==> flow/design.v <==
module streaming_bit_compactor #(
    parameter int WIDTH = 32,
    parameter int BUFFER_WIDTH = 64
)(
    input  logic                 clk,
    input  logic                 rst,
    input  logic [WIDTH-1:0]     data_in,
    input  logic [WIDTH-1:0]     mask_in,
    input  logic                 valid_in,        
    output logic [WIDTH-1:0]     data_out,        
    output logic                 valid_out       
);
    logic [BUFFER_WIDTH-1:0] buffer;
    logic [$clog2(BUFFER_WIDTH+1)-1:0] buffer_count;
    logic [WIDTH-1:0] compacted;
    logic [$clog2(WIDTH+1)-1:0] num_good_bits;
    logic [BUFFER_WIDTH-1:0] next_buffer;
    logic [$clog2(BUFFER_WIDTH+1)-1:0] next_count;
    logic flag;
    always_comb begin
        compacted = '0;
        num_good_bits = '0;
        if (!rst) begin
            compacted = '0;
            num_good_bits = '0;
        end else begin
            for (int i = 0; i < WIDTH; i++) begin
                if (mask_in[i] && valid_in) begin
                    compacted[num_good_bits] = data_in[i];
                    num_good_bits++;
                end
            end
        end
    end
    always_comb begin
        next_buffer = buffer;
        next_count = num_good_bits;
        if (!rst) begin
            next_buffer = '0;
            next_count = '0;
        end else begin
            if (valid_in) begin
                next_buffer = buffer[WIDTH-1:0] | (compacted << buffer_count);
                next_count  = buffer_count + num_good_bits;
            end
        end
    end
    always_ff @(posedge clk) begin
        if (!rst) begin
            buffer          <= '0;
            buffer_count    <= '0;
            valid_out       <= 1'b0;
            data_out        <= '0;
            flag <= '0;
        end else begin
            valid_out <= 1'b0;   
            if (valid_in) begin
                if (next_count >= WIDTH && !flag) begin
                    flag <= 1'b1;
                    data_out     <= next_buffer[WIDTH-1:0];
                    buffer       <= next_buffer >> WIDTH;
                    buffer_count <= next_count - WIDTH;
                end else if (next_count >= WIDTH && flag) begin
                    data_out  <= next_buffer[WIDTH-1:0];
                    valid_out <= 1'b1;
                    buffer       <= next_buffer >> WIDTH;
                    buffer_count <= next_count - WIDTH;
                end else begin
                    buffer       <= next_buffer;
                    buffer_count <= next_count;
                end
            end
        end
    end
endmodule
Reports on streaming_bit_compactor
What the tools print for streaming_bit_compactor, step after step.
Line numbers count from 1 in the design file above.
Cell names lack the library's common part.
A cell with n/a has no value.
Set-up
  design top: streaming_bit_compactor
  clock: clk
  library: sky130hd
  library corner: tt_025C_1v80

Word level
Source: Yosys, flattened and elaborated, memories not mapped. Widths are those after wreduce. Registers that Yosys merges into a memory's read port (data or address) are not register bits. Print and check cells do not count. Equal cells are merged and count once.
Bit counts
  bits in registers: 73
  output and inout port bits: 33
  cells after elaboration: 405
Cells by class
  add/sub/neg operators: 64
  magnitude comparators: 1
  shift operators: 63
  mux-type cells: 137
  bitwise operators: 96
  reductions and logical operators: 39
Operator list (number)
  2-to-1 mux 32 bit: 67
  variable shift 1 x 7 -> 32 bit: 31
  variable shift 1 x 7 -> 32 bit (first input constant): 31
  bitwise AND 32 bit: 31
  bitwise OR 32 bit: 31
  NOT 32 bit: 31
  2-to-1 mux 6 bit: 63
  negator 6 -> 7 bit: 31
  adder 6 x 1 -> 6 bit (second input constant): 31
  bitwise OR 32 x 64 -> 64 bit: 1
  << shifter 32 x 7 -> 64 bit: 1
  logical AND 1 bit: 34
  2-to-1 mux 7 bit: 4
  adder 7 x 6 -> 7 bit: 1
  subtractor 7 x 6 -> 7 bit (second input constant): 1
  >= comparator 7 x 6 -> 1 bit (second input constant): 1
  AND reduction 2 bit: 2
  OR reduction 3 bit: 1
  2-to-1 mux 1 bit: 3
  NOT 1 bit: 2
  nonzero test 2 bit: 1
  logical NOT 1 bit: 1

Longest topological paths
Longest topological path by Yosys (ltp), each cell counted once; first at word level (registers and memories cut), then after technology mapping (sequential cells cut; the memories' decode and read muxes count).
Depth
  depth in word-level cells: 134
  ABC_AREA: 0
  gate-level depth with buffers: 152
  mapped depth without buffers: 127

Synthesis result
The flow's flattened synthesis, as Yosys stat reports it; memories are mapped. The netlist is that of the ABC_AREA named above (0 if unset); the other value can give another one.
Totals and module areas in this step are rounded.
Cells by type (number)
  nand2_1: 701
  nor2_1: 641
  ha_1: 150
  nand3_1: 314
  dfxtp_1: 73
  nor3_1: 282
  xnor2_1: 155
  a21oi_1: 265
  o21ai_0: 260
  o22ai_1: 157
  mux2i_1: 95
  clkbuf_1: 241
  xnor3_1: 31
  o32ai_1: 79
  and2_1: 108
  and3_1: 103
  nand4_1: 93
  a32oi_1: 66
Other cell types: 102; their cells: 1745.
Mapped netlist
  standard cells after synthesis: 5559
  cell area after synthesis: 36050 um^2
  flip-flops: 73
  buffer cells: 296

Path before layout
OpenSTA on the mapped netlist: ideal clock, no wires. The path of least setup slack (recovery checks aside). Input and output delay are each 20% of the period. Register names are those of the netlist, which keeps one name where synthesis merged equal registers.
Timing path after synthesis
  kind: in2reg
  from: input valid_in
  to: register buffer[8]
  period: 53.0 ns
  launch time at the first pin: 10.600 ns
  arrival: 41.853 ns
  data required time: 52.914 ns
  slack: 11.062 ns
  delay of the path: 31.339 ns
  stages on the path: 151
  path buffers: 26
  synthesis period reached: 41.938 ns
"delay of the path" is the arrival time less input delay plus setup time.
"stages on the path": output pins that drive a net of the path, with the launching flip-flop's if there is one; two outputs of one cell count as two.
"synthesis period reached" = period - worst setup slack (recovery checks aside). The figure is calculated, with input and output delays left at 20% of the set period.
Between the ends stands the longest chain of elaborated cells between them, by number of cells; it is not shown to be the way that was timed. Of several equally long chains one is given.
Each line given opens the expression or statement behind the cell; cells for indexed reads and writes are added by Yosys, which also makes memories of some case tables.
A register here has more assigning lines than the two given.
Between the ends, after synthesis
  path through: clkbuf_1 -> buf_2 -> buf_2 -> buf_2 -> buf_2 -> clkbuf_1 -> clkbuf_1 -> clkbuf_1 -> clkbuf_1 -> clkbuf_1 -> clkbuf_1 -> clkbuf_1 -> clkbuf_1 -> clkbuf_1 -> buf_1 -> nand2_1 -> ha_1 -> buf_1 -> (+115 left out) -> fa_1 -> inv_1 -> a21oi_1 -> o21bai_1 -> a21o_1 -> a21oi_1 -> xnor2_1 -> nand3_1 -> ha_1 -> nor2b_1 -> clkbuf_1 -> nor2_1 -> nand2_1 -> nor2_1 -> a21oi_1 -> o211a_1 -> o221a_2 -> a211oi_1
  cells in the longest elaborated chain: 134
  elaborated cells on any way between the ends: 387
  classes of those cells: add/sub (63); compare (1); shift (63); mux (132); logic (94); reduce/logical (34)
Ends and longest elaborated chain, after synthesis
  start: declaration: RTL line 9  | input  logic                 valid_in,
  logical AND 1 bit: RTL line 28  | if (mask_in[i] && valid_in) begin
  2-to-1 mux 1 bit: RTL line 28
  2-to-1 mux 6 bit: RTL line 23  | if (!rst) begin
  negator 6 -> 7 bit: RTL line 29  | compacted[num_good_bits] = data_in[i];
  variable shift 1 x 7 -> 32 bit: RTL line 29
  NOT 32 bit: RTL line 29
  bitwise AND 32 bit: RTL line 29
  (+120 left out)
  bitwise OR 32 bit: RTL line 29
  2-to-1 mux 32 bit: RTL line 28
  2-to-1 mux 32 bit: RTL line 23
  << shifter 32 x 7 -> 64 bit: RTL line 43  | next_buffer = buffer[WIDTH-1:0] | (compacted << buffer_count);
  bitwise OR 32 x 64 -> 64 bit: RTL line 43
  2-to-1 mux 32 bit: RTL line 63  | end else if (next_count >= WIDTH && flag) begin
  2-to-1 mux 32 bit: RTL line 58  | if (next_count >= WIDTH && !flag) begin
  end: assignment: RTL line 61  | buffer       <= next_buffer >> WIDTH;
  end: assignment: RTL line 66  | buffer       <= next_buffer >> WIDTH;

Worst path after layout
From the final timing report of run A: the path of least setup slack in the routed layout; clock arrival at registers is part of the times.
Timing path after layout
  kind: in2reg
  from: input mask_in[0]
  to: register buffer[20]
  period: 64.6 ns
  launch time at the first pin: 12.92 ns
  arrival: 47.34 ns
  data required time: 64.88 ns
  slack: 17.54 ns
  stages on the path: 129
  path buffers: 4
Between the ends stands the longest chain of elaborated cells between them, by number of cells; it is not shown to be the way that was timed. Of several equally long chains one is given.
A register here has more assigning lines than the two given.
Between the ends, after layout
  path through: clkdlybuf4s50_1 -> nand2_1 -> ha_1 -> xnor2_1 -> ha_1 -> nand2b_1 -> o21ai_0 -> nor2_1 -> ha_1 -> inv_1 -> nor2_1 -> nor2_1 -> inv_1 -> ha_1 -> nand2b_1 -> o211ai_1 -> nand2_1 -> ha_1 -> (+93 left out) -> inv_1 -> a21oi_1 -> o21bai_1 -> a21o_1 -> a21oi_1 -> xnor2_1 -> nand3_1 -> ha_1 -> nor2b_1 -> buf_4 -> inv_1 -> nand2_1 -> buf_4 -> nand2_1 -> nor2_1 -> nor2_1 -> o32a_1 -> o21ai_0
  cells in the longest elaborated chain: 134
  elaborated cells on any way between the ends: 356
  classes of those cells: add/sub (63); compare (1); shift (63); mux (132); logic (94); reduce/logical (3)
Ends and longest elaborated chain, after layout
  start: declaration: RTL line 8  | input  logic [WIDTH-1:0]     mask_in,
  logical AND 1 bit: RTL line 28  | if (mask_in[i] && valid_in) begin
  2-to-1 mux 1 bit: RTL line 28
  2-to-1 mux 6 bit: RTL line 23  | if (!rst) begin
  negator 6 -> 7 bit: RTL line 29  | compacted[num_good_bits] = data_in[i];
  variable shift 1 x 7 -> 32 bit: RTL line 29
  NOT 32 bit: RTL line 29
  bitwise AND 32 bit: RTL line 29
  (+120 left out)
  bitwise OR 32 bit: RTL line 29
  2-to-1 mux 32 bit: RTL line 28
  2-to-1 mux 32 bit: RTL line 23
  << shifter 32 x 7 -> 64 bit: RTL line 43  | next_buffer = buffer[WIDTH-1:0] | (compacted << buffer_count);
  bitwise OR 32 x 64 -> 64 bit: RTL line 43
  2-to-1 mux 32 bit: RTL line 63  | end else if (next_count >= WIDTH && flag) begin
  2-to-1 mux 32 bit: RTL line 58  | if (next_count >= WIDTH && !flag) begin
  end: assignment: RTL line 61  | buffer       <= next_buffer >> WIDTH;
  end: assignment: RTL line 66  | buffer       <= next_buffer >> WIDTH;

Appendix: measured runs

Measured results for streaming_bit_compactor: 2 stored runs of the Yosys and OpenROAD flow on sky130hd. The settings differ; the order carries no meaning. The constraints put input and output delay at 20% of the set period each and load the outputs with 0.01 pF.
By "achieved clock period" is meant the clock period of the run minus its worst setup slack. This is arithmetic on one report: input and output delays are still those of the set period (20% each).
"worst setup path time": the worst setup path's part of the clock period (all of it between registers, 20% less for each end at a port) less its slack. A launch clock that arrives late makes it longer, a capture clock that arrives late makes it shorter.
Results are given in rounded form.
[run A] settings: period_ns=64.6, CAP_MARGIN=20, CORE_MARGIN=2, CORE_UTILIZATION=40, SLEW_MARGIN=20
[run A] result: chip area after synthesis (Yosys) 36050 um^2, die area 92530 um^2, utilization 42.8%, worst setup slack after layout 17.54 ns, total negative slack 0.000 ns, worst hold slack 0.467 ns, achieved clock period 47.056 ns, worst setup path time 34.14 ns, worst setup path kind in2reg
[run B] settings: period_ns=59.8, CORE_UTILIZATION=16, SETUP_SLACK_MARGIN=2.21, PLACE_DENSITY_LB_ADDON=0.19, CORE_ASPECT_RATIO=0.79, CORE_MARGIN=7, CELL_PAD_IN_SITES_GLOBAL_PLACEMENT=1, TNS_END_PERCENT=50, ABC_AREA=1, CTS_CLUSTER_DIAMETER=228, CAP_MARGIN=15, MAX_ROUTING_LAYER=met4, SLEW_MARGIN=20
[run B] result: chip area after synthesis (Yosys) 35970 um^2, die area 238400 um^2, utilization 18.0%, worst setup slack after layout 20.36 ns, total negative slack 0.000 ns, worst hold slack 0.456 ns, achieved clock period 39.437 ns, worst setup path time 27.48 ns, worst setup path kind in2reg
